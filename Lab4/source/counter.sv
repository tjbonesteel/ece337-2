==> flow/design.v <==
module counter
  (
  input wire clk,
  input wire n_reset,
  input wire cnt_up,
  output wire one_k_samples
  );
  reg [9:0] counter;
 reg tmp;
  assign one_k_samples = tmp; 
  always @ (posedge clk, negedge n_reset) begin
    if (n_reset==0) begin
      counter <= 10'b0;  
      tmp <= 1'b0;
    end else begin
     if (cnt_up) begin	 
      counter <= counter +1;
	if(counter[9:0] == 10'b1111101000) begin
		tmp <= 1'b1;
		counter[9:0] <= 10'b0;
	end else begin
		tmp <= 1'b0;
	end
     end else begin
      counter <= counter;
     end
		end
	end
endmodule
# [From RTL to reports: counter]
# Tool output for the design above, in the order of the flow.
# Line numbers count from 1 in the design file above.
# Operators: Yosys type, input widths -> output width; for muxes data width and select width s.
# Library cell names are shortened.
# Not given: --
[design] top="counter" clk_port="clk" cell_library="sky130hd" lib_corner="tt_025C_1v80"

# [Word-level counts]
# Counts by Yosys on the flattened word-level netlist (proc, flatten, opt, wreduce; memories kept). Register bits leave out memories and registers merged into their read ports (data or address); mux counts leave out enables and synchronous resets folded into registers. Print and check cells are left out. Cells with the same type and inputs are merged into one.
[word_totals] register_bits=11 latchBits=0 ramBits=0 rom_bits=0 clocked_rd_ports_x_width=0 memories=0 out_inout_bits=1
[classes] n_addsub=1 n_mul=0 div=0 cmp=0 eq_ne=1 shifts=0 n_mux=2 bitwise=0 reduce_and_logical=0
[ops] op="$add 10x1->10 const B" n=1
[ops] op="$eq 10x10->1 const B" n=1
[ops] op="$mux 10" n=1
[ops] op="$mux 1" n=1

# [Depth]
# Depth = most cells in a row (Yosys ltp): at word level without a register or memory, in the mapped netlist without a sequential cell, where the memories' decode and read muxes count.
[depth] ltp_word=2 ABC_AREA=0 mapped_depth=5 ltp_nobuf=5

# [After synthesis]
# Yosys stat after the flow's synthesis: flattened, memories mapped to cells. It holds for the ABC_AREA given above (unset counts as 0); a run with the other value may have another netlist.
# Totals and module areas in this step are rounded.
[mapped] stdcells=58 area_um2=592 flip_flops=11
[types] type="dfrtp_1" n=11
[types] type="nand2_1" n=8
[types] type="a21oi_1" n=5
[types] type="ha_1" n=2
[types] type="o21ai_0" n=5
[types] type="nand4_4" n=1
[types] type="nor4_4" n=1
[types] type="inv_1" n=4
[types] type="o31ai_1" n=2
[types] type="or4_1" n=2
[types] type="nand4_1" n=2
[types] type="or2_2" n=2
[types] type="nand4bb_1" n=1
[types] type="nand3_1" n=2
[types] type="nand3_2" n=1
[types] type="or4b_1" n=1
[types] type="o221ai_1" n=1
[types] type="xnor2_1" n=1
# Not listed: further types 6, cells in them 6.

# [Worst setup path after synthesis]
# Source: OpenSTA report_checks on the synthesized netlist (no wires, ideal clock, input and output delay 20% of the period each), path of least setup slack; recovery checks are left aside. Register names are those of the netlist, which keeps one name where synthesis merged equal registers.
[synth_timing] kind="register to register" start="register counter[0]" end="register counter[7]" clock_period_ns=1.55 setup_time_ns=0.149 t_first_pin_ns=0.000 t_arrival_ns=1.302 slack_ns=0.100 path_delay_ns=1.451 stages=6 n_path_buf=0 period_less_setup_slack_ns=1.45
# "path_delay_ns" is the arrival time less input delay plus setup time.
# "stages" counts driving pins, that of a launching flip-flop among them; a cell with two outputs on the path counts twice.
# "period_less_setup_slack_ns" is the clock period less the worst setup slack; recovery checks do not enter. This is arithmetic on one report: input and output delays are still those of the set period (20% each).
# Between the ends stands the longest chain of elaborated cells between them, by number of cells; it is not shown to be the way that was timed. Of several equally long chains one is given.
# A line is the first line of the expression or statement that the cell stems from. Yosys adds cells for indexed reads and writes and turns some case tables into memories.
# A register here has more assigning lines than the two given.
[synth_via] cell_sequence="dfrtp_1 inv_1 ha_1 nand4bb_1 nor4_4 o221ai_1" elab_chain_cells=2
[synth_lines] item="from (decl)" line_no=8 text="reg [9:0] counter;"
[synth_lines] item="from (assign)" line_no=17 text="counter <= counter +1;"
[synth_lines] item="from (assign)" line_no=25 text="counter <= counter;"
[synth_lines] item="$add 10x1->10" line_no=17
[synth_lines] item="$mux 10" line_no=18 text="if(counter[9:0] == 10'b1111101000) begin"
[synth_lines] item="to (assign)" line_no=17
[synth_lines] item="to (assign)" line_no=25
[synth_lines] item="to (decl)" line_no=8

# [Path in the finished layout]
# Path of least setup slack in the final report of stored run 1 (OpenROAD, finished layout, wires in). Where an end is a register, its clock arrival counts in the times.
[layout_timing] kind="register to register" start="register counter[1]" end="register counter[6]" clock_period_ns=1.63 setup_time_ns=0.07 t_first_pin_ns=0.29 t_arrival_ns=1.60 slack_ns=0.24 stages=5 n_path_buf=0
# Between the ends stands the longest chain of elaborated cells between them, by number of cells; it is not shown to be the way that was timed. Of several equally long chains one is given.
# A register here has more assigning lines than the two given.
[layout_via] cell_sequence="dfrtp_1 ha_4 nand3_1 or3_2 a21oi_2" elab_chain_cells=2
[layout_lines] item="from (decl)" line_no=8 text="reg [9:0] counter;"
[layout_lines] item="from (assign)" line_no=17 text="counter <= counter +1;"
[layout_lines] item="from (assign)" line_no=25 text="counter <= counter;"
[layout_lines] item="$add 10x1->10" line_no=17
[layout_lines] item="$mux 10" line_no=18 text="if(counter[9:0] == 10'b1111101000) begin"
[layout_lines] item="to (assign)" line_no=17
[layout_lines] item="to (assign)" line_no=25
[layout_lines] item="to (decl)" line_no=8

==> runs of counter <==
Flow measurements of counter on sky130hd: 2 stored runs with different settings, listed in no order. Input and output delays are each 20% of the period that was set; the output load is 0.01 pF.
"achieved clock period" is the run's clock period less its worst setup slack. It is reckoned from that one timing run; input and output delays stay at 20% of the period that was set.
The results are shown rounded.
[stored run 1] settings: period_ns=1.63, CORE_UTILIZATION=25, SETUP_SLACK_MARGIN=0.31, CELL_PAD_IN_SITES_DETAIL_PLACEMENT=1, GPL_ROUTABILITY_DRIVEN=0, CTS_CLUSTER_DIAMETER=95, SLEW_MARGIN=10, MIN_ROUTING_LAYER=met1, CAP_MARGIN=20, CORE_MARGIN=2
[stored run 1] result: chip area after synthesis (Yosys) 592 µm², die area 2770 µm², utilization 36.1%, worst setup slack after layout 0.239 ns, total negative slack 0.000 ns, achieved clock period 1.391 ns
[stored run 2] settings: period_ns=1.58, CORE_UTILIZATION=52, CAP_MARGIN=20, CORE_MARGIN=2, SLEW_MARGIN=20
[stored run 2] result: chip area after synthesis (Yosys) 592 µm², die area 1420 µm², utilization 67.4%, worst setup slack after layout 0.111 ns, total negative slack 0.000 ns, achieved clock period 1.469 ns
